==> flow/design.v <==
module MaquinaEstados(
    output reg [15:0] duration,
    input clk,
    input trigger,
    input echo
    );
    reg [8:0] estado;
    reg[15:0] counter;
    reg trig;
    assign trigger= trig;
 always @(posedge clk) 
 begin
    case(estado)
        0: begin
            trig <= 1'b1;
            estado <= 1;
        end
        1: begin
            trig <= 1'b1;
            estado <= 2;
        end  
        2: begin
            trig <= 1'b1;
            estado <= 3;
        end  
        3: begin
            trig <= 1'b1;
            estado <= 4;
        end  
        4: begin
            trig <= 1'b1;
            estado <= 5;
        end  
        5: begin
          trig <= 1'b1;
            if (echo == 1) begin
                counter <= counter + 1;
            end
            estado <= 6;
        end  
        6: begin
         trig <= 1'b1;
            if (echo == 1) begin
                counter <= counter + 1;
            end
            estado <= 7;
        end  
        7: begin
         trig <= 1'b1;
            if (echo == 1) begin
                counter <= counter + 1;
            end
            estado <= 8;
        end  
        8: begin
           trig <= 1'b1;
            if (echo == 1) begin
                counter <= counter + 1;
            end
            estado <= 9;
        end  
        9: begin
            trig <= 1'b1;
            if (echo == 1) begin
                counter <= counter + 1;
            end
            estado <= 10;
        end  
        10: begin
         trig <= 1'b0;
            if (echo == 1) begin
                counter <= counter + 1;
            end
            estado <= 11;
        end  
        11: begin
             trig <= 1'b0;
            if (echo == 1) begin
                counter <= counter + 1;
            end
            estado <= 12;
        end  
        12: begin
             trig <= 1'b0;
            if (echo == 1) begin
                counter <= counter + 1;
            end
            estado <= 13;
        end  
        13: begin
         trig <= 1'b0;
            if (echo == 1) begin
                counter <= counter + 1;
            end
            estado <= 14;
        end  
        14: begin
         trig <= 1'b0;
            if (echo == 1) begin
                counter <= counter + 1;
            end
            estado <= 15;
        end  
        15: begin
         trig <= 1'b0;
            if (echo == 1) begin
                counter <= counter + 1;
            end
            estado <= 16;
        end  
        16: begin
         trig <= 1'b0;
            if (echo == 1) begin
                counter <= counter + 1;
            end
            estado <= 17;
        end  
        17: begin
         trig <= 1'b0;
            if (echo == 1) begin
                counter <= counter + 1;
            end
            estado <= 18;
        end  
        18: begin
         trig <= 1'b0;
            if (echo == 1) begin
                counter <= counter + 1;
            end
            estado <= 19;
        end  
        19: begin
         trig <= 1'b0;
            if (echo == 1) begin
                counter <= counter + 1;
            end
            estado <= 20;
        end  
        20: begin
            if (echo == 1) begin
                counter <= counter + 1;
            end
            estado <= 21;
            trig <= 1'b0;
        end  
        21: begin
            if (echo == 1) begin
                counter <= counter + 1;
            end
            estado <= 22;
            trig <= 1'b0;
        end  
        22: begin
            if (echo == 1) begin
                counter <= counter + 1;
            end
            estado <= 23;
            trig <= 1'b0;
        end  
        23: begin
            if (echo == 1) begin
                counter <= counter + 1;
            end
            estado <= 24;
            trig <= 1'b0;
        end  
        24: begin
            if (echo == 1) begin
                counter <= counter + 1;
            end
            estado <= 25;
            trig <= 1'b0;
        end  
        25: begin
            if (echo == 1) begin
                counter <= counter + 1;
            end
            estado <= 26;
            trig <= 1'b0;
        end  
        26: begin
            if (echo == 1) begin
                counter <= counter + 1;
            end
            estado <= 27;
            trig <= 1'b0;
        end  
        27: begin
            if (echo == 1) begin
                counter <= counter + 1;
            end
            estado <= 28;
            trig <= 1'b0;
        end  
        28: begin
            if (echo == 1) begin
                counter <= counter + 1;
            end
            estado <= 29;
            trig <= 1'b0;
        end  
        29: begin
            if (echo == 1) begin
                counter <= counter + 1;
            end
            estado <= 30;
            trig <= 1'b0;
        end  
        30: begin
            if (echo == 1) begin
                counter <= counter + 1;
            end
            estado <= 31;
            trig <= 1'b1;
        end  
        31: begin
            if (echo == 1) begin
                counter <= counter + 1;
            end
            estado <= 32;
            trig <= 1'b1;
        end  
        32: begin
            if (echo == 1) begin
                counter <= counter + 1;
            end
            estado <= 33;
            trig <= 1'b1;
        end  
        33: begin
            if (echo == 1) begin
                counter <= counter + 1;
            end
            estado <= 34;
            trig <= 1'b1;
        end  
        34: begin
            if (echo == 1) begin
                counter <= counter + 1;
            end
            estado <= 35;
            trig <= 1'b1;
        end  
        35: begin
            if (echo == 1) begin
                counter <= counter + 1;
            end
            estado <= 36;
            trig <= 1'b1;
        end  
        36: begin
            if (echo == 1) begin
                counter <= counter + 1;
            end
            estado <= 37;
            trig <= 1'b1;
        end  
        37: begin
            if (echo == 1) begin
                counter <= counter + 1;
            end
            estado <= 38;
            trig <= 1'b1;
        end  
        38: begin
            if (echo == 1) begin
                counter <= counter + 1;
            end
            estado <= 39;
            trig <= 1'b1;
        end  
        39: begin
            if (echo == 1) begin
                counter <= counter + 1;
            end
            estado <= 40;
            trig <= 1'b1;
        end  
        40: begin
            if (echo == 1) begin
                counter <= counter + 1;
            end
            estado <= 41;
            trig <= 1'b1;
        end  
        41: begin
            if (echo == 1) begin
                counter <= counter + 1;
            end
            estado <= 42;
            trig <= 1'b0;
        end  
        42: begin
            if (echo == 1) begin
                counter <= counter + 1;
            end
            estado <= 43;
            trig <= 1'b0;
        end  
        43: begin
            if (echo == 1) begin
                counter <= counter + 1;
            end
            estado <= 44;
            trig <= 1'b0;
        end  
        44: begin
            if (echo == 1) begin
                counter <= counter + 1;
            end
            estado <= 45;
            trig <= 1'b0;
        end  
        45: begin
            if (echo == 1) begin
                counter <= counter + 1;
            end
            estado <= 46;
            trig <= 1'b0;
        end  
        46: begin
            if (echo == 1) begin
                counter <= counter + 1;
            end
            estado <= 47;
            trig <= 1'b0;
        end  
        47: begin
            if (echo == 1) begin
                counter <= counter + 1;
            end
            estado <= 48;
            trig <= 1'b0;
        end  
        48: begin
            if (echo == 1) begin
                counter <= counter + 1;
            end
            estado <= 49;
            trig <= 1'b0;
        end  
        49: begin
            if (echo == 1) begin
                counter <= counter + 1;
            end
            estado <= 50;
            trig <= 1'b0;
        end  
        50: begin
            if (echo == 1) begin
                counter <= counter + 1;
            end
            estado <= 51;
            trig <= 1'b0;
        end  
        51: begin
            if (echo == 1) begin
                counter <= counter + 1;
            end
            estado <= 52;
            trig <= 1'b0;
        end  
               52: begin
            if (echo == 1) begin
                counter <= counter + 1;
            end
            estado <= 53;
            trig <= 1'b0;
        end  
        53: begin
            if (echo == 1) begin
                counter <= counter + 1;
            end
            estado <= 54;
            trig <= 1'b0;
        end  
        54: begin
            if (echo == 1) begin
                counter <= counter + 1;
            end
            estado <= 55;
            trig <= 1'b0;
        end  
        55: begin
            if (echo == 1) begin
                counter <= counter + 1;
            end
            estado <= 56;
            trig <= 1'b0;
        end  
        56: begin
            if (echo == 1) begin
                counter <= counter + 1;
            end
            estado <= 57;
            trig <= 1'b0;
        end  
        57: begin
            if (echo == 1) begin
                counter <= counter + 1;
            end
            estado <= 58;
            trig <= 1'b0;
        end  
        58: begin
            if (echo == 1) begin
                counter <= counter + 1;
            end
            estado <= 59;
            trig <= 1'b0;
        end  
        59: begin
            if (echo == 1) begin
                counter <= counter + 1;
            end
            estado <= 60;
            trig <= 1'b0;
        end  
        60: begin
            if (echo == 1) begin
                counter <= counter + 1;
            end
            estado <= 61;
            trig <= 1'b1;
        end  
        61: begin
            if (echo == 1) begin
                counter <= counter + 1;
            end
            estado <= 62;
            trig <= 1'b1;
        end  
        62: begin
            if (echo == 1) begin
                counter <= counter + 1;
            end
            estado <= 63;
            trig <= 1'b1;
        end  
        63: begin
            if (echo == 1) begin
                counter <= counter + 1;
            end
            estado <= 64;
            trig <= 1'b1;
        end  
        64: begin
            if (echo == 1) begin
                counter <= counter + 1;
            end
            estado <= 65;
            trig <= 1'b1;
        end  
        65: begin
            if (echo == 1) begin
                counter <= counter + 1;
            end
            estado <= 66;
            trig <= 1'b1;
        end  
        66: begin
            if (echo == 1) begin
                counter <= counter + 1;
            end
            estado <= 67;
            trig <= 1'b1;
        end  
        67: begin
            if (echo == 1) begin
                counter <= counter + 1;
            end
            estado <= 68;
            trig <= 1'b1;
        end  
        68: begin
            if (echo == 1) begin
                counter <= counter + 1;
            end
            estado <= 69;
            trig <= 1'b1;
        end
           69: begin
            if (echo == 1) begin
                counter <= counter + 1;
            end
            estado <= 70;
            trig <= 1'b1;
        end  
        70: begin
            if (echo == 1) begin
                counter <= counter + 1;
            end
            estado <= 71;
            trig <= 1'b0;
        end  
        71: begin
            if (echo == 1) begin
                counter <= counter + 1;
            end
            estado <= 72;
            trig <= 1'b1;
        end  
        72: begin
            if (echo == 1) begin
                counter <= counter + 1;
            end
            estado <= 73;
            trig <= 1'b0;
        end  
        73: begin
            if (echo == 1) begin
                counter <= counter + 1;
            end
            estado <= 74;
            trig <= 1'b0;
        end  
        74: begin
            if (echo == 1) begin
                counter <= counter + 1;
            end
            estado <= 75;
            trig <= 1'b0;
        end  
        75: begin
            if (echo == 1) begin
                counter <= counter + 1;
            end
            estado <= 76;
            trig <= 1'b0;
        end  
        76: begin
            if (echo == 1) begin
                counter <= counter + 1;
            end
            estado <= 77;
            trig <= 1'b0;
        end  
        77: begin
            if (echo == 1) begin
                counter <= counter + 1;
            end
            estado <= 78;
            trig <= 1'b0;
        end  
        78: begin
            if (echo == 1) begin
                counter <= counter + 1;
            end
            estado <= 79;
            trig <= 1'b0;
        end  
        79: begin
            if (echo == 1) begin
                counter <= counter + 1;
            end
            estado <= 80;
            trig <= 1'b0;
        end  
        80: begin
            if (echo == 1) begin
                counter <= counter + 1;
            end
            estado <= 81;
            trig <= 1'b0;
        end  
        81: begin
            if (echo == 1) begin
                counter <= counter + 1;
            end
            estado <= 82;
            trig <= 1'b0;
        end  
        82: begin
            if (echo == 1) begin
                counter <= counter + 1;
            end
            estado <= 83;
            trig <= 1'b0;
        end  
        83: begin
            if (echo == 1) begin
                counter <= counter + 1;
            end
            estado <= 84;
            trig <= 1'b0;
        end  
        84: begin
            if (echo == 1) begin
                counter <= counter + 1;
            end
            estado <= 85;
            trig <= 1'b0;
        end  
        85: begin
            if (echo == 1) begin
                counter <= counter + 1;
            end
            estado <= 86;
            trig <= 1'b0;
        end  
        86: begin
            if (echo == 1) begin
                counter <= counter + 1;
            end
            estado <= 87;
            trig <= 1'b0;
        end  
        87: begin
            if (echo == 1) begin
                counter <= counter + 1;
            end
            estado <= 88;
            trig <= 1'b0;
        end  
        88: begin
            if (echo == 1) begin
                counter <= counter + 1;
            end
            estado <= 89;
            trig <= 1'b0;
        end  
        89: begin
            if (echo == 1) begin
                counter <= counter + 1;
            end
            estado <= 90;
            trig <= 1'b0;
        end  
        90: begin
            if (echo == 1) begin
                counter <= counter + 1;
            end
            estado <= 91;
            trig <= 1'b0;
        end  
        91: begin
            if (echo == 1) begin
                counter <= counter + 1;
            end
            estado <= 92;
            trig <= 1'b0;
        end  
        92: begin
            if (echo == 1) begin
                counter <= counter + 1;
            end
            estado <= 93;
            trig <= 1'b0;
        end  
        93: begin
            if (echo == 1) begin
                counter <= counter + 1;
            end
            estado <= 94;
            trig <= 1'b0;
        end  
        94: begin
            if (echo == 1) begin
                counter <= counter + 1;
            end
            estado <= 95;
            trig <= 1'b0;
        end  
        95: begin
            if (echo == 1) begin
                counter <= counter + 1;
            end
            estado <= 96;
            trig <= 1'b0;
        end  
        96: begin
            if (echo == 1) begin
                counter <= counter + 1;
            end
            estado <= 97;
            trig <= 1'b0;
        end  
        97: begin
            if (echo == 1) begin
                counter <= counter + 1;
            end
            estado <= 98;
            trig <= 1'b0;
        end  
        98: begin
            if (echo == 1) begin
                counter <= counter + 1;
            end
            estado <= 99;
            trig <= 1'b0;
        end  
        99: begin
            if (echo == 1) begin
                counter <= counter + 1;
            end
            estado <= 100;
            trig <= 1'b0;
        end  
        100: begin
            duration=counter;
            estado <= 101;
            trig <= 1'b0;
        end
        101: begin
            counter<=0;
            estado <= 0;
            trig <= 1'b1;
        end
     endcase
    end
   endmodule 
* Step by step through the tools: MaquinaEstados
What the tools print for MaquinaEstados, step after step.
Line numbers count from 1 in the design file above.
Operators: Yosys type, input widths -> output width; for muxes data width and select width s.
The mark - stands for no value.
- Design top :: MaquinaEstados
- Clock :: clk
- Library :: sky130hd
- Library corner :: tt_025C_1v80

* Word level
Source: Yosys, flattened and elaborated, memories not mapped. Widths are those after wreduce. Registers that Yosys merges into a memory's read port (data or address) are not register bits. Print and check cells do not count. Equal cells are merged and count once.
- Add/sub/neg operators :: 1
- Equality and inequality tests :: 102
- Mux-type cells :: 3
- Reduce/logical cells :: 5
** Operators with widths (count)
- $pmux 9 s102 :: 1
- $eq 9x7->1 const B :: 38
- $eq 9x6->1 const B :: 32
- $eq 9x5->1 const B :: 16
- $reduce_bool 102->1 :: 1
- $reduce_bool 96->1 :: 1
- $reduce_or 95->1 :: 1
- $eq 9x4->1 const B :: 8
- $eq 9x3->1 const B :: 4
- $pmux 16 s2 :: 1
- $eq 9x2->1 const B :: 2
- $add 16x1->16 const B :: 1
- $mux 16 :: 1
- $eq 9x1->1 const B :: 1
- $logic_not 9->1 :: 1
- $ne 2x1->1 const B :: 1
- $reduce_and 2->1 :: 1
- Register bits :: 41
- Bits of input ports :: 3
- Output and inout bits :: 16
- Elaborated cells :: 114

* Depth
Longest topological path by Yosys (ltp), each cell counted once; first at word level (registers and memories cut), then after technology mapping (sequential cells cut; the memories' decode and read muxes count).
- Word-level depth :: 4
- ABC_AREA :: 0
- Gate-level depth with buffers :: 9
- Depth with buffers taken out :: 6

* After synthesis
Yosys stat after the flow's synthesis: flattened, memories mapped to cells. It holds for the ABC_AREA given above (unset counts as 0); a run with the other value may have another netlist.
- Standard cells after synthesis :: 348
- Synthesis area :: 3044.2 µm²
- Area of sequential cells :: 1101.1 µm²
- Mapped flip-flops :: 39
- Buffers :: 33
** Cell types
- sky130_fd_sc_hd__edfxtp_1 :: count 32, area in all 960.922 µm²
- sky130_fd_sc_hd__dfxtp_1 :: count 7, area in all 140.134 µm²
- sky130_fd_sc_hd__a21oi_1 :: count 21, area in all 105.101 µm²
- sky130_fd_sc_hd__buf_4 :: count 12, area in all 90.086 µm²
- sky130_fd_sc_hd__nor2_1 :: count 24, area in all 90.086 µm²
- sky130_fd_sc_hd__o21ai_0 :: count 18, area in all 90.086 µm²
- sky130_fd_sc_hd__nand2_1 :: count 23, area in all 86.333 µm²
- sky130_fd_sc_hd__nor2b_1 :: count 13, area in all 81.328 µm²
- sky130_fd_sc_hd__buf_2 :: count 16, area in all 80.077 µm²
- sky130_fd_sc_hd__nand3_1 :: count 15, area in all 75.072 µm²
- sky130_fd_sc_hd__xnor2_1 :: count 8, area in all 70.067 µm²
- sky130_fd_sc_hd__or3_1 :: count 10, area in all 62.56 µm²
- sky130_fd_sc_hd__a31oi_1 :: count 9, area in all 56.304 µm²
- sky130_fd_sc_hd__nand2b_1 :: count 9, area in all 56.304 µm²
- sky130_fd_sc_hd__nor3_1 :: count 10, area in all 50.048 µm²
- sky130_fd_sc_hd__nor3b_1 :: count 6, area in all 45.043 µm²
- sky130_fd_sc_hd__o211ai_1 :: count 6, area in all 45.043 µm²
- sky130_fd_sc_hd__xor2_1 :: count 5, area in all 43.792 µm²
Other cell types: 50; their cells: 104.

* Timing after synthesis
Source: OpenSTA report_checks on the synthesized netlist (no wires, ideal clock, input and output delay 20% of the period each), path of least setup slack; recovery checks are left aside. Register names are those of the netlist, which keeps one name where synthesis merged equal registers.
- Path kind :: flip-flop to flip-flop
- From :: register estado
- To :: register duration[0]
- Clock period :: 4.17 ns
- Setup time :: 0.430 ns
- Launch time at the first pin :: 0.000 ns
- Data arrival time :: 2.653 ns
- Required time :: 3.740 ns
- Path slack :: 1.087 ns
- Path delay :: 3.083 ns
- Stages on the path :: 6
- Path buffers :: 4
- Synthesis period reached :: 3.083 ns
"path delay" = arrival - input delay + setup time.
"stages on the path" counts driving pins, that of a launching flip-flop among them; a cell with two outputs on the path counts twice.
"synthesis period reached" = period - worst setup slack (recovery checks aside). The figure is calculated, with input and output delays left at 20% of the set period.
Where an end lacks its bit number, it is one bit of the signal, or one of the new flip-flops if synthesis recoded a state register.
At most two assigning lines are given for a register; there are more.
- Cells stage by stage :: sky130_fd_sc_hd__dfxtp_1 sky130_fd_sc_hd__buf_2 sky130_fd_sc_hd__buf_4 sky130_fd_sc_hd__buf_2 sky130_fd_sc_hd__buf_2 sky130_fd_sc_hd__nor4_1
** Ends and longest elaborated chain, post-synthesis
- start, declared :: line 7 : reg [8:0] estado;
- start, assigned :: line 16 : estado <= 1;
- start, assigned :: line 20 : estado <= 2;
- end, assigned :: line 700 : duration=counter;
- end, declared :: line 2 : output reg [15:0] duration,
Chain of elaborated cells between the ends: none given.

Subject: MaquinaEstados on sky130hd, stored results

Hello all,

module MaquinaEstados, platform sky130hd, 2 stored runs of the flow under differing settings, order arbitrary. Input and output delays are each 20% of the period that was set; the output load is 0.01 pF.

* Record 1
** Files
==> flow/run.sh <==
#!/bin/bash
# the make line also repeats the synthesis and layout settings of config.mk as NAME=value (left out here)
make -C /OpenROAD-flow-scripts/flow DESIGN_CONFIG=/design/flow/config.mk WORK_HOME=/design/flow/orfs CLKGATE_MAP_FILE= finish
==> flow/config.mk <==
export PLATFORM = sky130hd
export DESIGN_NAME = MaquinaEstados
export DESIGN_NICKNAME = MaquinaEstados
export VERILOG_FILES = /design/flow/design.v
export SDC_FILE = /design/flow/constraint.sdc
export NUM_CORES = 4
export LEC_CHECK = 0
export CAP_MARGIN = 20
export CORE_ASPECT_RATIO = 0.76
export CORE_MARGIN = 2
export CORE_UTILIZATION = 69
export PLACE_DENSITY = 0.57
export SETUP_SLACK_MARGIN = 0.5
export SLEW_MARGIN = 20
export TNS_END_PERCENT = 55
==> flow/constraint.sdc <==
create_clock -name core_clock -period 2.42 [get_ports {clk}]
set_input_delay 0.4840 -clock core_clock [delete_from_list [all_inputs] [get_ports {clk}]]
set_output_delay 0.4840 -clock core_clock [all_outputs]
set_load 0.01 [all_outputs]
** Results
No final report: routing broke off with DPL-0038.

* Record 2
** Files
==> flow/run.sh <==
#!/bin/bash
# the make line also repeats the synthesis and layout settings of config.mk as NAME=value (left out here)
make -C /OpenROAD-flow-scripts/flow DESIGN_CONFIG=/design/flow/config.mk WORK_HOME=/design/flow/orfs CLKGATE_MAP_FILE= finish
==> flow/config.mk <==
export PLATFORM = sky130hd
export DESIGN_NAME = MaquinaEstados
export DESIGN_NICKNAME = MaquinaEstados
export VERILOG_FILES = /design/flow/design.v
export SDC_FILE = /design/flow/constraint.sdc
export NUM_CORES = 4
export LEC_CHECK = 0
export CAP_MARGIN = 10
export CELL_PAD_IN_SITES_DETAIL_PLACEMENT = 2
export CORE_MARGIN = 2
export CORE_UTILIZATION = 54
export PLACE_DENSITY_LB_ADDON = 0.04
export SLEW_MARGIN = 20
==> flow/constraint.sdc <==
create_clock -name core_clock -period 5.28 [get_ports {clk}]
set_input_delay 1.0560 -clock core_clock [delete_from_list [all_inputs] [get_ports {clk}]]
set_output_delay 1.0560 -clock core_clock [all_outputs]
set_load 0.01 [all_outputs]
** Results
No final report: placement broke off with DPL-0033.

Thanks
